==> flow/design.v <==
`timescale 1ns / 1ps
module memory(dataout, Writeen, address, mode, Datain, reset, clock);
input [31:0] Datain;
input [4:0]address;
input Writeen, reset, mode, clock;
output reg [31:0] dataout;
reg [4:0]data;
reg [31:0] RF [31:0]; 
always@(posedge clock)
begin
if(reset) begin 
RF[0]<=32'b0;
RF[1]<=32'b0;
RF[2]<=32'b0;
RF[3]<=32'b0;
RF[4]<=32'b0;
RF[5]<=32'b0;
RF[6]<=32'b0;
RF[7]<=32'b0;
RF[8]<=32'b0;
RF[9]<=32'b0;
RF[10]<=32'b0;
RF[11]<=32'b0;
RF[12]<=32'b0;
RF[13]<=32'b0;
RF[14]<=32'b0;
RF[15]<=32'b0;
RF[16]<=32'b0;
RF[17]<=32'b0;
RF[18]<=32'b0;
RF[19]<=32'b0;
RF[20]<=32'b0;
RF[21]<=32'b0;
RF[22]<=32'b0;
RF[23]<=32'b0;
RF[24]<=32'b0;
RF[25]<=32'b0;
RF[26]<=32'b0;
RF[27]<=32'b0;
RF[28]<=32'b0;
RF[29]<=32'b0;
RF[30]<=32'b0;
RF[31]<=32'b0;
dataout<= RF[address];
end
else begin
    if (mode) begin
	dataout<= RF[address];
    end
    else begin 
        if(Writeen)
        begin
        RF[address]<= Datain;
         dataout<=RF[address];
        end
        else
        begin
        RF[address]<=RF[address];
        dataout<=RF[address];
        end
    end
	 end
end
endmodule
======== Step by step through the tools: memory ========
The steps from the RTL of memory to its reports follow in flow order.
Lines are those of the file above, counted from 1.
Operators carry their Yosys type and port widths (W data, S select, Z words).
Library cell names are shortened.
Not given: n/a
design
  top module .............................. memory
  clock input ............................. clock
  cell library ............................ sky130hd
  library corner .......................... tt_025C_1v80

======== Elaborated design ========
Source: Yosys, flattened and elaborated, memories not mapped. Widths are those after wreduce; folded enables and synchronous resets count as part of the registers. Registers that Yosys merges into a memory's read port (data or address) are not register bits. Print and check cells do not count. Equal cells are merged and count once.
Yosys's memory passes give these memory sizes; they may raise the number of words (mostly to a power of two), join words into wider ones and drop unused or constant bits.
word-level totals
  bits of input ports ..................... 41
  word-level cells ........................ 17
  register bits ........................... 32
  memory cells ............................ 1
  output and inout port bits .............. 32
  memory bits (writable) .................. 1,024
memories
  name  depth  bits a word  line  text
  RF    32     32           8     reg [31:0] RF [31:0];
cells by class
  multiplexer cells ....................... 14
  bitwise logic cells ..................... 1
operators by type and width
  cell          count
  $mux W32      7
  $mux W1       7
  $or A1 B1 Y1  1

======== Depth ========
Longest topological path by Yosys (ltp), each cell counted once; first at word level (registers and memories cut), then after technology mapping (sequential cells cut; the memories' decode and read muxes count).
logic depth
  depth in word-level cells ............... 4
  ABC_AREA ................................ 1
  gate-level depth with buffers ........... 14
  gate-level depth less buffers ........... 11

======== After synthesis ========
Yosys stat after the flow's synthesis: flattened, memories mapped to cells. It holds for the ABC_AREA given above (unset counts as 0); a run with the other value may have another netlist.
Totals and module areas in this step are rounded.
synthesis totals
  cell count .............................. 5,381
  flip-flops .............................. 1,056
  buffers ................................. 401
  sequential area ......................... 31,400 um^2
  cell area after synthesis ............... 49,200 um^2
cells by type
  cell type  count  area in all (um^2)
  edfxtp_1   1,024  3.07E+04
  nand2_1    2,629  9.87E+03
  nor2_1     1,014  3,806.15
  buf_2      146    730.701
  buf_6      60     675.648
  dfxtp_1    32     640.614
  nand3_1    105    525.504
  clkbuf_1   125    469.2
  nor2_2     74     462.944
  buf_4      51     382.867
  nand3_2    23     230.221
  or2_2      33     206.448
  nor3_4     12     195.187
  nand2_2    27     168.912
  buf_1      19     71.318
  inv_4      2      12.512
  inv_2      3      11.261
  nor3_2     1      10.01
  inv_1      1      3.754

======== Path before layout ========
Path of least setup slack by OpenSTA after synthesis, without wires, with an ideal clock, recovery checks aside; 20% of the period is set as input and as output delay. Where synthesis merged equal registers, the netlist keeps one of their names.
path post-synthesis
  kind .................................... input -> register
  start point ............................. in address[1]
  end point ............................... mem RF[12][0]
  external input delay .................... 0.650 ns
  setup slack ............................. 0.345 ns
  stages .................................. 7
  arrival ................................. 2.515 ns
  period .................................. 3.25 ns
  library setup time ...................... 0.389 ns
  delay of the path ....................... 2.254 ns
  buffers on the path ..................... 4
  launch time at the first pin ............ 0.650 ns
  required time ........................... 2.861 ns
  synthesis period reached ................ 2.905 ns
"delay of the path" is the arrival time less input delay plus setup time.
"stages": output pins that drive a net of the path, with the launching flip-flop's if there is one; two outputs of one cell count as two.
"synthesis period reached" is the clock period less the worst setup slack; recovery checks do not enter. This is arithmetic on one report: input and output delays are still those of the set period (20% each).
Only ways into the end's enable, where the timed path ends, are counted here.
on the way, post-synthesis
  cells stage by stage .................... buf_2 buf_2 buf_4 nor3_4 nand2_1 clkbuf_1 nand2_1
  length of the longest elaborated chain .. 0
  elaborated cells on any way between the ends .. 0
  source lines of those cells ............. 0
ends and longest elaborated chain, post-synthesis
  element          line  text
  start, declared  4     input [4:0]address;
  end, declared    8     reg [31:0] RF [31:0];

======== Path in the finished layout ========
Path of least setup slack in the final report of run A (OpenROAD, finished layout, wires in). Where an end is a register, its clock arrival counts in the times.
path after layout
  kind .................................... input -> register
  start point ............................. in address[2]
  end point ............................... mem RF[20][24]
  external input delay .................... 0.40 ns
  buffers on the path ..................... 9
  arrival ................................. 2.41 ns
  library setup time ...................... 0.26 ns
  launch time at the first pin ............ 0.40 ns
  period .................................. 2.0 ns
  required time ........................... 2.42 ns
  stages .................................. 17
  setup slack ............................. 0.02 ns
Between the ends stands the longest chain of elaborated cells between them, by number of cells; it is not shown to be the way that was timed. Of several equally long chains one is given.
Each line given opens the expression or statement behind the cell; cells for indexed reads and writes are added by Yosys, which also makes memories of some case tables.
A memory read counts as a cell of the chain, while the word-level depth stops at memories.
on the way, after layout
  cells stage by stage .................... dlygate4sd2_1 buf_12 inv_6 buf_12 nor3_4 buf_6 buf_12 buf_4 nand2_1 nand2_2 nor2_1 buf_4 nand3_4 nand2_8 buf_12 buf_12 nor2_1
  length of the longest elaborated chain .. 5
  elaborated cells on any way between the ends .. 5
  source lines of those cells ............. 4
  those cells by class .................... mux: 4; memory: 1
ends and longest elaborated chain, after layout
  element          line  text
  start, declared  4     input [4:0]address;
  $mem_v2 Z32 W32  8     reg [31:0] RF [31:0];
  $mux W32         51    if(Writeen)
  $mux W32         47    if (mode) begin
  $mux W32         11    if(reset) begin
  $mux W32         n/a
  end, declared    8

Subject: memory on sky130hd, stored results

Hello all,

Stored flow runs of memory (2 of them; Yosys, OpenROAD, sky130hd). They differ in their settings and are not a sequence. Constraints: input delay and output delay 20% of the set period each, output load 0.01 pF.
"achieved period" means the clock period less the worst setup slack. The figure is calculated, with input and output delays left at 20% of the set period.
"worst setup path time" = time allowed to the worst setup path (clock period - input delay - output delay, where it has them) - its slack; a late launch clock adds to it, a late capture clock takes from it.
The results are shown rounded.

---- run A ----
settings
  period_ns = 2.0
  CORE_UTILIZATION = 22
  PLACE_DENSITY_LB_ADDON = 0.19
  CORE_ASPECT_RATIO = 1.5
  CELL_PAD_IN_SITES_DETAIL_PLACEMENT = 1
  ABC_AREA = 1
  GPL_ROUTABILITY_DRIVEN = 0
  CTS_CLUSTER_SIZE = 94
  CTS_CLUSTER_DIAMETER = 61
  MAX_ROUTING_LAYER = met5
  CAP_MARGIN = 20
  CORE_MARGIN = 2
  SLEW_MARGIN = 20
results
  total negative slack .................... 0.000 ns
  standard-cell area after layout ......... 62,300 um^2
  achieved period ......................... 1.983 ns
  worst slack on setup checks ............. 0.017 ns
  die footprint ........................... 228,000 um^2
  worst-case hold slack ................... 0.624 ns
  worst setup path time ................... 1.58 ns
  worst setup path type ................... input -> register
  synthesized cell area ................... 49,200 um^2

---- run B ----
settings
  period_ns = 3.76
  CORE_UTILIZATION = 48
  PLACE_DENSITY = 0.47
  CELL_PAD_IN_SITES_GLOBAL_PLACEMENT = 1
  CTS_CLUSTER_SIZE = 86
  CAP_MARGIN = 35
  MAX_ROUTING_LAYER = met4
  CORE_MARGIN = 2
  SLEW_MARGIN = 20
results
  total negative slack .................... 0.000 ns
  standard-cell area after layout ......... 55,200 um^2
  achieved period ......................... 3.360 ns
  worst slack on setup checks ............. 0.400 ns
  die footprint ........................... 101,000 um^2
  worst-case hold slack ................... 0.673 ns
  worst setup path time ................... 2.61 ns
  worst setup path type ................... input -> register
  synthesized cell area ................... 47,000 um^2

Thanks
